==> flow/design.v <==
module PRBS_9 (
 input  wire       Clk, 
 input  wire       TxRst,
 input  wire       Enable,
 output wire [7:0] PRBS_Pattern
 );
reg [8:0] lfsr;
wire feedback;
assign feedback = lfsr[8] ^ lfsr[4];   
  always @(posedge Clk or posedge TxRst) begin
    if (TxRst)
        lfsr <= 9'b011111111;   
    else if (Enable)
      lfsr <= {lfsr[7:0], feedback};   
end 
 assign PRBS_Pattern = lfsr;
endmodule
# Step by step through the tools: PRBS_9
# Tool output for the design above, in the order of the flow.
# Line numbers count from 1 in the design file above.
# Not given: n/a
# setup
top	PRBS_9
clk_port	Clk
library	sky130hd
lib_corner	tt_025C_1v80

# Word-level counts
# Source: Yosys, flattened and elaborated, memories not mapped. Widths are those after wreduce; folded enables and synchronous resets count as part of the registers. Registers that Yosys merges into a memory's read port (data or address) are not register bits. Print and check cells do not count. Equal cells are merged and count once.
# classes
bitwise	1
# ops
operator	n
bitwise XOR 1 bit	1
# bits
ff_bits	9
in_bits	3
out_inout_bits	8
word_cells	2

# Logic depth
# Depth = most cells in a row (Yosys ltp): at word level without a register or memory, in the mapped netlist without a sequential cell, where the memories' decode and read muxes count.
# depth
depth_word	1
abc_area	0
mapped_depth	3
ltp_nobuf	2

# After synthesis
# Source: synth_stat.txt of the flow (Yosys; design flattened, memories mapped). It holds for the ABC_AREA given above (unset counts as 0); a run with the other value may have another netlist.
# Totals and module areas in this step are rounded.
# by_type
type	n	area_total_um2
sky130_fd_sc_hd__dfstp_2	8	210.202
sky130_fd_sc_hd__mux2_4	8	120.115
sky130_fd_sc_hd__buf_4	8	60.058
sky130_fd_sc_hd__dfrtp_1	1	25.024
sky130_fd_sc_hd__buf_6	1	11.261
sky130_fd_sc_hd__xnor2_1	1	8.758
sky130_fd_sc_hd__a21oi_1	1	5.005
sky130_fd_sc_hd__inv_1	1	3.754
sky130_fd_sc_hd__nor2_1	1	3.754
# mapped
mapped_cells	30
yosys_area_um2	448
sequential_area_um2	235
flip_flops	9
n_buf	9

# Path before layout
# OpenSTA on the mapped netlist: ideal clock, no wires. The path of least setup slack (recovery checks aside). Input and output delay are each 20% of the period. Register names are those of the netlist, which keeps one name where synthesis merged equal registers.
# synth_path
kind	register -> output
from	register lfsr[4]
to	output PRBS_Pattern[4]
clock_period_ns	0.902
output_delay_ns	0.180
launch_ns	0.000
arrival_ns	0.646
required_time_ns	0.722
setup_slack_ns	0.076
delay_ns	0.646
driving_pins	2
n_path_buf	1
period_less_setup_slack_ns	0.826
# "delay_ns" is the arrival time less input delay plus setup time.
# A path that ends at an output port has no setup time.
# "driving_pins" counts driving pins, that of a launching flip-flop among them; a cell with two outputs on the path counts twice.
# "period_less_setup_slack_ns" is the clock period less the worst setup slack; recovery checks do not enter. This is arithmetic on one report: input and output delays are still those of the set period (20% each).
# synth_between
cell_sequence	sky130_fd_sc_hd__dfstp_2 -> sky130_fd_sc_hd__buf_4
elab_chain_cells	0
cone_cells	0
cone_lines	0
# synth_lines
element	line_no	source
from (decl)	7	reg [8:0] lfsr;
from (assign)	12	lfsr <= 9'b011111111;
from (assign)	14	lfsr <= {lfsr[7:0], feedback};
to (decl)	5	output wire [7:0] PRBS_Pattern

# Worst path after layout
# Path of least setup slack in the final report of flow run A (OpenROAD, finished layout, wires in). Where an end is a register, its clock arrival counts in the times.
# layout_path
kind	register -> output
from	register lfsr[2]
to	output PRBS_Pattern[2]
clock_period_ns	0.765
output_delay_ns	0.15
launch_ns	0.27
arrival_ns	0.91
required_time_ns	0.61
setup_slack_ns	-0.30
driving_pins	2
n_path_buf	1
# layout_between
cell_sequence	sky130_fd_sc_hd__dfstp_2 -> sky130_fd_sc_hd__buf_6
elab_chain_cells	0
cone_cells	0
cone_lines	0
# layout_lines
element	line_no	source
from (decl)	7	reg [8:0] lfsr;
from (assign)	12	lfsr <= 9'b011111111;
from (assign)	14	lfsr <= {lfsr[7:0], feedback};
to (decl)	5	output wire [7:0] PRBS_Pattern

Data sheet: physical implementation of PRBS_9

PRBS_9 through Yosys and OpenROAD on sky130hd: 2 stored runs, unordered, with their settings and measured results. The constraints put input and output delay at 20% of the set period each and load the outputs with 0.01 pF.
"period_less_ws_ns" means the clock period less the worst setup slack. The figure is calculated, with input and output delays left at 20% of the set period.
"worst_path_time_ns" is the time allowed to the run's worst setup path (the clock period less input and output delay, where it has them) less its slack. Clock arrival times count: a late capture clock shortens it, a late launch clock lengthens it.
"fin_power_uw" rests on the timing tool's default activity at the inputs, not on a simulated workload.
Measured values are rounded.

Flow run A, flow files:
==> flow/run.sh <==
#!/bin/bash
# the make line also repeats the synthesis and layout settings of config.mk as NAME=value (left out here)
make -C /OpenROAD-flow-scripts/flow DESIGN_CONFIG=/design/flow/config.mk WORK_HOME=/design/flow/orfs CLKGATE_MAP_FILE= finish
==> flow/config.mk <==
export PLATFORM = sky130hd
export DESIGN_NAME = PRBS_9
export DESIGN_NICKNAME = PRBS_9
export VERILOG_FILES = /design/flow/design.v
export SDC_FILE = /design/flow/constraint.sdc
export NUM_CORES = 4
export LEC_CHECK = 0
export CAP_MARGIN = 10
export CORE_MARGIN = 9
export CORE_UTILIZATION = 35
export CTS_CLUSTER_DIAMETER = 254
export CTS_CLUSTER_SIZE = 54
export GPL_ROUTABILITY_DRIVEN = 0
export GPL_TIMING_DRIVEN = 1
export HOLD_SLACK_MARGIN = 0.29
export SETUP_SLACK_MARGIN = 0.13
export SLEW_MARGIN = 5
==> flow/constraint.sdc <==
create_clock -name core_clock -period 0.765 [get_ports {Clk}]
set_input_delay 0.1530 -clock core_clock [delete_from_list [all_inputs] [get_ports {Clk}]]
set_output_delay 0.1530 -clock core_clock [all_outputs]
set_load 0.01 [all_outputs]

==> results of flow run A, as CSV <==
result,value
stdcell_area_um2,703
fin_util_pct,60.8
total_negative_slack_ns,-3.15
final_setup_ws_ns,-0.300
fin_power_uw,3110
synth_chip_area_um2,448
design_die_area_um2,2890
worst_path_time_ns,0.91
critical_path_type,"register -> output"
period_less_ws_ns,1.065

Flow run B, flow files:
==> flow/run.sh <==
#!/bin/bash
# the make line also repeats the synthesis and layout settings of config.mk as NAME=value (left out here)
make -C /OpenROAD-flow-scripts/flow DESIGN_CONFIG=/design/flow/config.mk WORK_HOME=/design/flow/orfs CLKGATE_MAP_FILE= finish
==> flow/config.mk <==
export PLATFORM = sky130hd
export DESIGN_NAME = PRBS_9
export DESIGN_NICKNAME = PRBS_9
export VERILOG_FILES = /design/flow/design.v
export SDC_FILE = /design/flow/constraint.sdc
export NUM_CORES = 4
export LEC_CHECK = 0
export CAP_MARGIN = 20
export CORE_MARGIN = 2
export CORE_UTILIZATION = 40
export SLEW_MARGIN = 20
==> flow/constraint.sdc <==
create_clock -name core_clock -period 0.923 [get_ports {Clk}]
set_input_delay 0.1846 -clock core_clock [delete_from_list [all_inputs] [get_ports {Clk}]]
set_output_delay 0.1846 -clock core_clock [all_outputs]
set_load 0.01 [all_outputs]

==> results of flow run B, as CSV <==
result,value
stdcell_area_um2,608
fin_util_pct,56.2
total_negative_slack_ns,-1.16
final_setup_ws_ns,-0.149
fin_power_uw,2330
synth_chip_area_um2,448
design_die_area_um2,1400
worst_path_time_ns,0.89
critical_path_type,"register -> output"
period_less_ws_ns,1.072
